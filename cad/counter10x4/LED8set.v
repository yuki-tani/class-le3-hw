==> flow/design.v <==
module LED8set(
	input CK,
	input [7:0] LEDa, LEDb, LEDc, LEDd,
					LEDe, LEDf, LEDg, LEDh,
	output reg [7:0] LED,
	output reg [7:0] selecters);
	wire [2:0] num;
	wire vdd;
	assign vdd = 1;
	counter8 counter(.clock(CK),.plus(vdd),.count(num));
	always @(posedge CK)
	begin
		case (num)
			3'b000: begin 
						selecters <= 8'b0111_1111;
						LED <= LEDa;
					 end
			3'b001: begin
						selecters <= 8'b1011_1111;
						LED <= LEDb;
					 end
			3'b010: begin 
						selecters <= 8'b1101_1111;
					   LED <= LEDc;
					 end
			3'b011: begin
						selecters <= 8'b1110_1111;
					   LED <= LEDd;
					 end
			3'b100: begin 
						selecters <= 8'b1111_0111;
						LED <= LEDe;
					 end
			3'b101: begin
						selecters <= 8'b1111_1011;
						LED <= LEDf;
					 end
			3'b110: begin 
						selecters <= 8'b1111_1101;
					   LED <= LEDg;
					 end
			3'b111: begin
						selecters <= 8'b1111_1110;
					   LED <= LEDh;
					 end					 
			default : begin
							selecters <= 8'b00000000;
							LED <= 8'b00000001;
						end
		endcase
	end
endmodule
module counter8(
	input clock,
	input plus,
	output reg [2:0] count,
	output reg overflow);
	always @(posedge clock)
	begin
		overflow <= 0;
		if(plus==1) begin
			if(count == 3'b111) begin
				overflow <= 1;
				count <= 3'b000;
			end else begin
				count <= count + 3'b001;
			end
		end
	end
endmodule
From RTL to reports: LED8set
Tool output for the design above, in the order of the flow.
Line numbers count from 1 in the design file above.
Cell names lack the library's common part.
{ "design": {"top": "LED8set", "clock_port": "CK", "library": "sky130hd", "lib_corner": "tt_025C_1v80"} }

After elaboration
Source: Yosys, flattened and elaborated, memories not mapped. Widths are those after wreduce; folded enables and synchronous resets count as part of the registers. Registers that Yosys merges into a memory's read port (data or address) are not register bits. Print and check cells do not count. Equal cells are merged and count once.
{ "word_totals": {"ff_bits": 19, "elab_cells": 14} }
{ "op_classes": {"addsub": 1, "n_eq": 7, "mux": 2, "n_reduce_logical": 1} }
{ "op_table": {"columns": ["cell", "count"], "rows": [
  ["8-bit parallel mux with 8-bit select", 2],
  ["3-bit equality test with constant B", 4],
  ["3-bit by 2-bit equality test with 1-bit output with constant B", 2],
  ["3-bit by 1-bit adder with 3-bit output with constant B", 1],
  ["3-bit by 1-bit equality test with 1-bit output with constant B", 1],
  ["3-bit zero test", 1]
]} }

Depth
Longest topological path by Yosys (ltp), each cell counted once; first at word level (registers and memories cut), then after technology mapping (sequential cells cut; the memories' decode and read muxes count).
{ "logic_depth": {"ltp_word": 2, "abc_area": 0, "depth_mapped": 8, "mapped_depth_nobuf": 5} }

Synthesis result
Yosys stat after the flow's synthesis: flattened, memories mapped to cells. It holds for the ABC_AREA given above (unset counts as 0); a run with the other value may have another netlist.
{ "synth_totals": {"mapped_cells": 115, "mapped_area_um2": 1126.1, "seq_area_um2": 380.4, "ff_cells": 19} }
{ "by_type": {"columns": ["type", "count"], "rows": [
  ["dfxtp_1", 19],
  ["a41oi_2", 8],
  ["mux2_2", 9],
  ["ha_1", 7],
  ["nand2_1", 20],
  ["a222oi_1", 7],
  ["a22o_1", 8],
  ["nor3_1", 8],
  ["buf_6", 2],
  ["clkbuf_1", 5],
  ["nand4b_1", 2],
  ["nor2_1", 4],
  ["nor2b_1", 2],
  ["or2_1", 2],
  ["nand4bb_1", 1],
  ["buf_2", 2],
  ["a211o_1", 1],
  ["or3b_1", 1]
]} }
Not listed: further types 6, cells in them 7.
By module: a second synthesis without flattening, with its own total; a netlist apart from the flattened one above.
{ "hier_totals": {"cells_unflattened": 123, "area_unflattened_um2": 1164.9} }
Each row is one instance without its submodules.
{ "modules": {"columns": ["module", "instances", "cells", "mod_area_um2", "mod_seq_area_um2"], "rows": [
  ["LED8set", 1, 112, 994.7, 320.3],
  ["counter8", 1, 11, 170.2, 110.1]
]} }

Timing after synthesis
Source: OpenSTA report_checks on the synthesized netlist (no wires, ideal clock, input and output delay 20% of the period each), path of least setup slack; recovery checks are left aside. Register names are those of the netlist, which keeps one name where synthesis merged equal registers.
{ "synth_timing": {"path_kind": "flip-flop to flip-flop", "start": "reg counter.count[2]", "end": "reg selecters[2]", "clock_period_ns": 2.45, "setup_time_ns": 0.122, "t_first_pin_ns": 0.000, "arrival_ns": 1.788, "required_time_ns": 2.328, "setup_slack_ns": 0.541, "delay_ns": 1.910, "driving_pins": 9, "synth_period_reached_ns": 1.909} }
"delay_ns" is the arrival time less input delay plus setup time.
"driving_pins": output pins that drive a net of the path, with the launching flip-flop's if there is one; two outputs of one cell count as two.
"synth_period_reached_ns" is the clock period less the worst setup slack; recovery checks do not enter. This is arithmetic on one report: input and output delays are still those of the set period (20% each).
The rows between start and end are the longest chain of elaborated cells between them; the timing report does not say that the signal goes this way. Where chains are equally long, one stands for them.
A line is the first line of the expression or statement that the cell stems from. Yosys adds cells for indexed reads and writes and turns some case tables into memories.
At most two assigning lines are given for a register; there are more.
{ "synth_via": {"cell_sequence": "dfxtp_1 > buf_2 > buf_2 > inv_2 > ha_1 > or2_1 > clkbuf_1 > nor3b_1 > nand2_1", "elab_chain_len": 2, "cone_cells": 9, "classes_between": "eq/ne (7); mux (1); reduce/logical (1)"} }
{ "synth_rtl": {"columns": ["item", "line", "rtl"], "rows": [
  ["start, declared", 56, "output reg [2:0] count,"],
  ["start, assigned", 64, "count <= 3'b000;"],
  ["start, assigned", 66, "count <= count + 3'b001;"],
  ["3-bit equality test", 13, "case (num)"],
  ["8-bit parallel mux with 8-bit select", 13, null],
  ["end, assigned", 15, "selecters <= 8'b0111_1111;"],
  ["end, assigned", 19, "selecters <= 8'b1011_1111;"],
  ["end, declared", 6, "output reg [7:0] selecters);"]
]} }

Path in the finished layout
From the final timing report of run 1: the path of least setup slack in the routed layout; clock arrival at registers is part of the times.
{ "layout_timing": {"path_kind": "flip-flop to flip-flop", "start": "reg counter.count[0]", "end": "reg LED[0]", "clock_period_ns": 1.57, "setup_time_ns": 0.07, "t_first_pin_ns": 0.25, "arrival_ns": 1.78, "required_time_ns": 1.75, "setup_slack_ns": -0.03, "driving_pins": 7} }
The rows between start and end are the longest chain of elaborated cells between them; the timing report does not say that the signal goes this way. Where chains are equally long, one stands for them.
At most two assigning lines are given for a register; there are more.
{ "layout_via": {"cell_sequence": "dfxtp_4 > ha_4 > ha_4 > a211o_4 > or2_4 > buf_6 > a41oi_2", "elab_chain_len": 2, "cone_cells": 9, "classes_between": "eq/ne (7); mux (1); reduce/logical (1)"} }
{ "layout_rtl": {"columns": ["item", "line", "rtl"], "rows": [
  ["start, declared", 56, "output reg [2:0] count,"],
  ["start, assigned", 64, "count <= 3'b000;"],
  ["start, assigned", 66, "count <= count + 3'b001;"],
  ["3-bit equality test", 13, "case (num)"],
  ["8-bit parallel mux with 8-bit select", 13, null],
  ["end, assigned", 16, "LED <= LEDa;"],
  ["end, assigned", 20, "LED <= LEDb;"],
  ["end, declared", 5, "output reg [7:0] LED,"]
]} }

Record of 2 stored runs of the RTL-to-layout flow on LED8set, platform sky130hd. The runs are unordered. Constraints: input delay and output delay 20% of the set period each, output load 0.01 pF.
"achieved clock period (ns)": clock period set for the run, less the worst setup slack. It is reckoned from that one timing run; input and output delays stay at 20% of the period that was set.
"finish__power__total" rests on the timing tool's default activity at the inputs, not on a simulated workload.

settings of run 1
{
  "period_ns": 1.57,
  "CORE_UTILIZATION": 21,
  "SETUP_SLACK_MARGIN": 0.19,
  "PLACE_DENSITY_LB_ADDON": 0.1,
  "CORE_MARGIN": 4,
  "TNS_END_PERCENT": 50,
  "CTS_CLUSTER_DIAMETER": 204,
  "SLEW_MARGIN": 35,
  "CAP_MARGIN": 20
}
report of run 1
yosys chip area after synthesis (um^2): 1126.1
finish__design__die__area: 6597.5
finish__design__instance__utilization: 0.4374
finish__timing__setup__ws: -0.031
finish__timing__setup__tns: -0.057
finish__timing__hold__ws: 0.449
finish__power__total: 1.043e-03
achieved clock period (ns): 1.601

settings of run 2
{
  "period_ns": 2.82,
  "CORE_UTILIZATION": 72,
  "SETUP_SLACK_MARGIN": 0.67,
  "CORE_ASPECT_RATIO": 0.57,
  "CORE_MARGIN": 3,
  "CELL_PAD_IN_SITES_GLOBAL_PLACEMENT": 3,
  "CAP_MARGIN": 15,
  "SLEW_MARGIN": 20,
  "MIN_ROUTING_LAYER": "met2",
  "MAX_ROUTING_LAYER": "met5"
}
report of run 2: did not finish, floorplan, PDN-0185
